==> flow/design.v <==
module checksum_gen (
    input  [7:0] plain,
    input  [7:0] cipher,
    output [7:0] checksum
);
assign checksum = plain ^ cipher;
endmodule
`timescale 1ns / 1ps
module dht11_receiver (
    input  wire clk,           
    input  wire rst,
    inout  wire dht_data,
    output reg  [7:0] temp_out,
    output reg  data_valid
);
reg dht_sync1, dht_sync2;
always @(posedge clk) begin
    dht_sync1 <= dht_data;
    dht_sync2 <= dht_sync1;
end
reg data_out_en;
reg data_out;
assign dht_data = data_out_en ? data_out : 1'bz;
reg [31:0] counter;
reg [31:0] delay_cnt;
reg [5:0]  bit_count;
reg [39:0] shift_reg;
reg        dht_prev;
localparam IDLE        = 3'd0,
           START       = 3'd1,
           WAIT_LOW    = 3'd2,
           WAIT_HIGH   = 3'd3,
           READ_BITS   = 3'd4,
           DONE        = 3'd5;
reg [2:0] state;
localparam ONE_SEC     = 100_000_000;   
localparam START_COUNT = 1_800_000;     
localparam THRESHOLD   = 4_000;         
localparam TIMEOUT     = 10_000_000;    
always @(posedge clk or posedge rst) begin
    if (rst) begin
        state       <= IDLE;
        counter     <= 0;
        delay_cnt   <= 0;
        bit_count   <= 0;
        shift_reg   <= 0;
        temp_out    <= 0;
        data_valid  <= 0;
        data_out_en <= 0;
        data_out    <= 1'b1;
        dht_prev    <= 1'b1;
    end
    else begin
        case (state)
        IDLE: begin
            data_valid <= 0;
            if (delay_cnt < ONE_SEC)
                delay_cnt <= delay_cnt + 1;
            else begin
                delay_cnt <= 0;
                counter   <= 0;
                state     <= START;
            end
        end
        START: begin
            data_out_en <= 1;
            data_out    <= 0;
            if (counter < START_COUNT)
                counter <= counter + 1;
            else begin
                counter     <= 0;
                data_out_en <= 0;
                state       <= WAIT_LOW;
            end
        end
        WAIT_LOW: begin
            counter <= counter + 1;
            if (dht_sync2 == 0) begin
                counter <= 0;
                state   <= WAIT_HIGH;
            end
            else if (counter > TIMEOUT)
                state <= IDLE;
        end
        WAIT_HIGH: begin
            counter <= counter + 1;
            if (dht_sync2 == 1) begin
                counter   <= 0;
                bit_count <= 0;
                state     <= READ_BITS;
            end
            else if (counter > TIMEOUT)
                state <= IDLE;
        end
        READ_BITS: begin
            dht_prev <= dht_sync2;
            counter  <= counter + 1;
            if (dht_prev == 0 && dht_sync2 == 1)
                counter <= 0;
            if (dht_prev == 1 && dht_sync2 == 0) begin
                shift_reg <= {shift_reg[38:0],
                              (counter > THRESHOLD)};
                bit_count <= bit_count + 1;
                counter   <= 0;
                if (bit_count == 39)
                    state <= DONE;
            end
        end
        DONE: begin
            temp_out   <= shift_reg[23:16];   
            data_valid <= 1'b1;
            state      <= IDLE;
        end
        default:
            state <= IDLE;
        endcase
    end
end
endmodule
module encryptor_multi (
    input  [7:0] data_in,
    output [7:0] cipher_out
);
parameter KEY1 = 8'hA5;
parameter KEY2 = 8'h3C;
wire [7:0] s1, s2, s3, rot;
assign s1 = data_in ^ KEY1;
assign s2 = {s1[6:0], s1[7]} ^ 8'h5A;
assign s3 = {s2[2], s2[5], s2[7], s2[1],
             s2[3], s2[0], s2[6], s2[4]};
assign rot = {s3[4:0], s3[7:5]};
assign cipher_out = rot + KEY2;
endmodule
module top_secure_sensor(
    input clk,
    input rst,
    inout dht_data,
    output uart_tx,
    output data_valid
);
wire [7:0] temp_data;
wire [7:0] cipher_data;
wire [7:0] checksum_data;
wire dht_valid;
wire uart_busy;
reg uart_start;
reg [7:0] uart_data;
dht11_receiver dht_inst(
    .clk(clk),
    .rst(rst),
    .dht_data(dht_data),
    .temp_out(temp_data),
    .data_valid(dht_valid)
);
encryptor_multi enc_inst(
    .data_in(temp_data),
    .cipher_out(cipher_data)
);
checksum_gen chk_inst(
    .plain(temp_data),
    .cipher(cipher_data),
    .checksum(checksum_data)
);
uart_tx uart_inst(
    .clk(clk),
    .rst(rst),
    .start(uart_start),
    .data(uart_data),
    .tx(uart_tx),
    .busy(uart_busy)
);
assign data_valid = dht_valid;
localparam IDLE=0, SEND1=1, SEND2=2;
reg [1:0] state;
always @(posedge clk or posedge rst) begin
    if (rst) begin
        state <= IDLE;
        uart_start <= 0;
    end else begin
        uart_start <= 0;
        case(state)
        IDLE:
            if (dht_valid)
                state <= SEND1;
        SEND1:
            if (!uart_busy) begin
                uart_data <= cipher_data;
                uart_start <= 1;
                state <= SEND2;
            end
        SEND2:
            if (!uart_busy)
                state <= IDLE;
        endcase
    end
end
endmodule
module uart_tx (
    input clk,
    input rst,
    input start,
    input [7:0] data,
    output reg tx,
    output reg busy
);
parameter BAUD_DIV = 10416;  
reg [13:0] baud_cnt;
reg baud_tick;
always @(posedge clk or posedge rst) begin
    if (rst) begin
        baud_cnt <= 0;
        baud_tick <= 0;
    end else begin
        baud_cnt <= (baud_cnt == BAUD_DIV-1) ? 0 : baud_cnt + 1;
        baud_tick <= (baud_cnt == BAUD_DIV-1);
    end
end
reg [3:0] bit_cnt;
reg [9:0] shift_reg;
always @(posedge clk or posedge rst) begin
    if (rst) begin
        tx <= 1;
        busy <= 0;
        bit_cnt <= 0;
    end else if (start && !busy) begin
        shift_reg <= {1'b1, data, 1'b0};
        busy <= 1;
        bit_cnt <= 0;
    end else if (baud_tick && busy) begin
        tx <= shift_reg[0];
        shift_reg <= shift_reg >> 1;
        bit_cnt <= bit_cnt + 1;
        if (bit_cnt == 9) begin
            busy <= 0;
            tx <= 1;
        end
    end
end
endmodule
Tool chain data of top_secure_sensor
What the tools print for top_secure_sensor, step after step.
Line numbers count from 1 in the design file above.
Operators: Yosys type, input widths -> output width; for muxes data width and select width s.
Library cell names are shortened.
{"block": "design", "top_module": "top_secure_sensor", "clock": "clk", "library": "sky130hd", "lib_corner": "tt_025C_1v80"}

Word-level counts
Counts by Yosys on the flattened word-level netlist (proc, flatten, opt, wreduce; memories kept). Register bits leave out memories and registers merged into their read ports (data or address). Print and check cells are left out. Cells with the same type and inputs are merged into one.
{"block": "word_totals", "register_bits": 153, "inputBits": 2}
{"block": "classes", "addsub": 6, "logic": 7, "compare": 4, "n_eq": 18, "reduce_and_logical": 22, "n_mux": 37}
{"block": "op_table", "op": "$mux 32", "count": 7}
{"block": "op_table", "op": "$pmux 32 s5", "count": 1}
{"block": "op_table", "op": "$add 32x1->32 const B", "count": 2}
{"block": "op_table", "op": "$gt 32x12->1 const B", "count": 1}
{"block": "op_table", "op": "$lt 32x21->1 const B", "count": 1}
{"block": "op_table", "op": "$gt 32x24->1 const B", "count": 1}
{"block": "op_table", "op": "$lt 32x27->1 const B", "count": 1}
{"block": "op_table", "op": "$mux 3", "count": 7}
{"block": "op_table", "op": "$pmux 3 s5", "count": 1}
{"block": "op_table", "op": "$add 14x1->14 const B", "count": 1}
{"block": "op_table", "op": "$eq 14x14->1 const B", "count": 1}
{"block": "op_table", "op": "$mux 14", "count": 1}
{"block": "op_table", "op": "$pmux 6 s2", "count": 1}
{"block": "op_table", "op": "$mux 6", "count": 2}
{"block": "op_table", "op": "$reduce_and 2->1", "count": 5}
{"block": "op_table", "op": "$mux 10", "count": 1}
{"block": "op_table", "op": "$mux 9", "count": 1}
{"block": "op_table", "op": "$ne 2x1->1 const B", "count": 4}
{"block": "op_table", "op": "$ne 2x2->1 const B", "count": 4}
{"block": "op_table", "op": "$reduce_bool 2->1", "count": 4}
{"block": "op_table", "op": "$not 4->4", "count": 2}
{"block": "op_table", "op": "$reduce_and 4->1", "count": 2}
{"block": "op_table", "op": "$add 8x6->8 const B", "count": 1}
{"block": "op_table", "op": "$mux 4", "count": 2}
{"block": "op_table", "op": "$mux 1", "count": 8}
{"block": "op_table", "op": "$eq 3x2->1 const B", "count": 2}
{"block": "op_table", "op": "$eq 3x3->1 const B", "count": 2}
{"block": "op_table", "op": "$reduce_and 3->1", "count": 2}
Other operator kinds: 17; their cells: 26.

Logic depth
Depth = most cells in a row (Yosys ltp): at word level without a register or memory, in the mapped netlist without a sequential cell, where the memories' decode and read muxes count.
{"block": "depth", "ltp_word": 5, "abc_area": 0, "depth_mapped": 8, "ltp_nobuf": 7}

Mapped cells and area
The flow's flattened synthesis, as Yosys stat reports it; memories are mapped. The netlist is that of the ABC_AREA named above (0 if unset); the other value can give another one.
{"block": "by_type", "type": "dfrtp_1", "count": 131, "type_area_um2": 3.28E+03}
{"block": "by_type", "type": "edfxtp_1", "count": 18, "type_area_um2": 540.518}
{"block": "by_type", "type": "mux2_2", "count": 32, "type_area_um2": 360.346}
{"block": "by_type", "type": "nand2_1", "count": 75, "type_area_um2": 281.52}
{"block": "by_type", "type": "nor2_1", "count": 73, "type_area_um2": 274.013}
{"block": "by_type", "type": "xor2_1", "count": 30, "type_area_um2": 262.752}
{"block": "by_type", "type": "nand3_1", "count": 48, "type_area_um2": 240.23}
{"block": "by_type", "type": "o21ai_0", "count": 46, "type_area_um2": 230.221}
{"block": "by_type", "type": "o31ai_1", "count": 24, "type_area_um2": 180.173}
{"block": "by_type", "type": "dfstp_2", "count": 5, "type_area_um2": 131.376}
{"block": "by_type", "type": "xnor2_1", "count": 13, "type_area_um2": 113.859}
{"block": "by_type", "type": "clkbuf_1", "count": 29, "type_area_um2": 108.854}
{"block": "by_type", "type": "and3_1", "count": 17, "type_area_um2": 106.352}
{"block": "by_type", "type": "ha_1", "count": 8, "type_area_um2": 100.096}
{"block": "by_type", "type": "nand4_1", "count": 16, "type_area_um2": 100.096}
{"block": "by_type", "type": "a31oi_1", "count": 15, "type_area_um2": 93.84}
{"block": "by_type", "type": "a21oi_1", "count": 16, "type_area_um2": 80.077}
{"block": "by_type", "type": "inv_1", "count": 21, "type_area_um2": 78.826}
Not listed: further types 39, cells in them 102.
{"block": "synth_totals", "ffs": 156, "cells": 719, "n_buf": 39, "area_um2": 7378.3}
The figures by module come from a second, unflattened synthesis with its own total; it is not the netlist above.
{"block": "hier_totals", "cells_unflattened": 718, "hier_area_um2": 7478.4}
Rows give one instance, submodules left out.
{"block": "modules", "mod": "dht11_receiver", "mod_seq_area_um2": 2821.5, "area_um2": 5559.1, "cells": 553, "instances": 1}
{"block": "modules", "mod": "uart_tx", "mod_seq_area_um2": 827.0, "area_um2": 1405.1, "cells": 129, "instances": 1}
{"block": "modules", "mod": "top_secure_sensor", "mod_seq_area_um2": 341.6, "area_um2": 401.6, "cells": 22, "instances": 1}
{"block": "modules", "mod": "encryptor_multi", "mod_seq_area_um2": 0.0, "area_um2": 112.6, "cells": 14, "instances": 1}

Worst setup path after synthesis
Source: OpenSTA report_checks on the synthesized netlist (no wires, ideal clock, input and output delay 20% of the period each), path of least setup slack; recovery checks are left aside. Register names are those of the netlist, which keeps one name where synthesis merged equal registers.
{"block": "synth_path", "kind": "register -> register", "start": "register dht_inst.counter[21]", "end": "register dht_inst.counter[7]", "tclk_ns": 2.74, "n_path_buf": 2, "t_first_pin_ns": 0.000, "required_ns": 2.608, "setup_slack_ns": 0.472, "stages": 9, "t_arrival_ns": 2.136, "path_delay_ns": 2.268, "period_less_setup_slack_ns": 2.268}
"path_delay_ns" is the arrival time less input delay plus setup time.
"stages": output pins that drive a net of the path, with the launching flip-flop's if there is one; two outputs of one cell count as two.
"period_less_setup_slack_ns" is the clock period less the worst setup slack; recovery checks do not enter. This is arithmetic on one report: input and output delays are still those of the set period (20% each).
Between the ends stands the longest chain of elaborated cells between them, by number of cells; it is not shown to be the way that was timed. Of several equally long chains one is given.
Each line given opens the expression or statement behind the cell; cells for indexed reads and writes are added by Yosys, which also makes memories of some case tables.
At most two assigning lines are given for a register; there are more.
{"block": "synth_via", "path_cell_list": "dfrtp_1 buf_2 or4_1 a2111oi_0 o32a_1 buf_2 a31oi_1 o21ai_0 o41ai_2", "elab_chain_cells": 3, "cells_between": 3, "cone_lines": 2}
{"block": "synth_rtl", "item": "from (decl)", "line_no": 24, "source": "reg [31:0] counter;"}
{"block": "synth_rtl", "item": "from (assign)", "line_no": 69, "source": "counter <= counter + 1;"}
{"block": "synth_rtl", "item": "from (assign)", "line_no": 77, "source": "counter <= counter + 1;"}
{"block": "synth_rtl", "item": "$lt 32x21->1", "line_no": 68, "source": "if (counter < START_COUNT)"}
{"block": "synth_rtl", "item": "$mux 32", "line_no": 68}
{"block": "synth_rtl", "item": "$pmux 32 s5", "line_no": 54, "source": "case (state)"}
{"block": "synth_rtl", "item": "to (assign)", "line_no": 69}
{"block": "synth_rtl", "item": "to (assign)", "line_no": 77}
{"block": "synth_rtl", "item": "to (decl)", "line_no": 24}

Worst path after layout
From the final timing report of run 1: the path of least setup slack in the routed layout; clock arrival at registers is part of the times.
{"block": "layout_path", "kind": "register -> register", "start": "register dht_inst.counter[21]", "end": "register dht_inst.counter[2]", "tclk_ns": 3.93, "t_arrival_ns": 3.15, "required_ns": 4.21, "stages": 7, "t_first_pin_ns": 0.41, "setup_slack_ns": 1.06, "n_path_buf": 1}
Between the ends stands the longest chain of elaborated cells between them, by number of cells; it is not shown to be the way that was timed. Of several equally long chains one is given.
At most two assigning lines are given for a register; there are more.
{"block": "layout_via", "path_cell_list": "dfrtp_1 or4_1 a2111oi_0 o32a_1 or2_1 buf_4 o21ai_0", "elab_chain_cells": 3, "cells_between": 3, "cone_lines": 2}
{"block": "layout_rtl", "item": "from (decl)", "line_no": 24, "source": "reg [31:0] counter;"}
{"block": "layout_rtl", "item": "from (assign)", "line_no": 69, "source": "counter <= counter + 1;"}
{"block": "layout_rtl", "item": "from (assign)", "line_no": 77, "source": "counter <= counter + 1;"}
{"block": "layout_rtl", "item": "$lt 32x21->1", "line_no": 68, "source": "if (counter < START_COUNT)"}
{"block": "layout_rtl", "item": "$mux 32", "line_no": 68}
{"block": "layout_rtl", "item": "$pmux 32 s5", "line_no": 54, "source": "case (state)"}
{"block": "layout_rtl", "item": "to (assign)", "line_no": 69}
{"block": "layout_rtl", "item": "to (assign)", "line_no": 77}
{"block": "layout_rtl", "item": "to (decl)", "line_no": 24}

Flow measurements of top_secure_sensor on sky130hd: 2 stored runs with different settings, listed in no order. Input and output delays are each 20% of the period that was set; the output load is 0.01 pF.
"power.total_mw" is the tool's figure for a default switching activity; nothing was simulated.

{"run": "run 1", "settings": { "period_ns": 3.93, "CORE_UTILIZATION": 50, "PLACE_DENSITY_LB_ADDON": 0.1, "HOLD_SLACK_MARGIN": 0.29, "CORE_ASPECT_RATIO": 1.89, "ABC_AREA": 0, "CTS_CLUSTER_DIAMETER": 110, "SLEW_MARGIN": 0, "CAP_MARGIN": 20, "CORE_MARGIN": 2 }, "results": { "total_die_area_um2": 15793.6, "util_pct": 55.7, "setup_ws_ns": 1.064, "total_negative_slack_ns": 0.000, "holdWs_ns": 0.333, "power.total_mw": 3.302, "synth_area_um2": 7378.3 }}
{"run": "run 2", "settings": { "period_ns": 1.61, "CORE_UTILIZATION": 35, "SETUP_SLACK_MARGIN": 0.02, "PLACE_DENSITY_LB_ADDON": 0.15, "CELL_PAD_IN_SITES_GLOBAL_PLACEMENT": 3, "CELL_PAD_IN_SITES_DETAIL_PLACEMENT": 1, "ABC_AREA": 0, "GPL_ROUTABILITY_DRIVEN": 0, "CTS_CLUSTER_SIZE": 55, "CTS_CLUSTER_DIAMETER": 107, "CAP_MARGIN": 30, "CORE_MARGIN": 2, "SLEW_MARGIN": 20 }, "results": { "total_die_area_um2": 22257.7, "util_pct": 50.4, "setup_ws_ns": -0.565, "total_negative_slack_ns": -30.284, "holdWs_ns": 0.329, "power.total_mw": 8.456, "synth_area_um2": 7378.3 }}
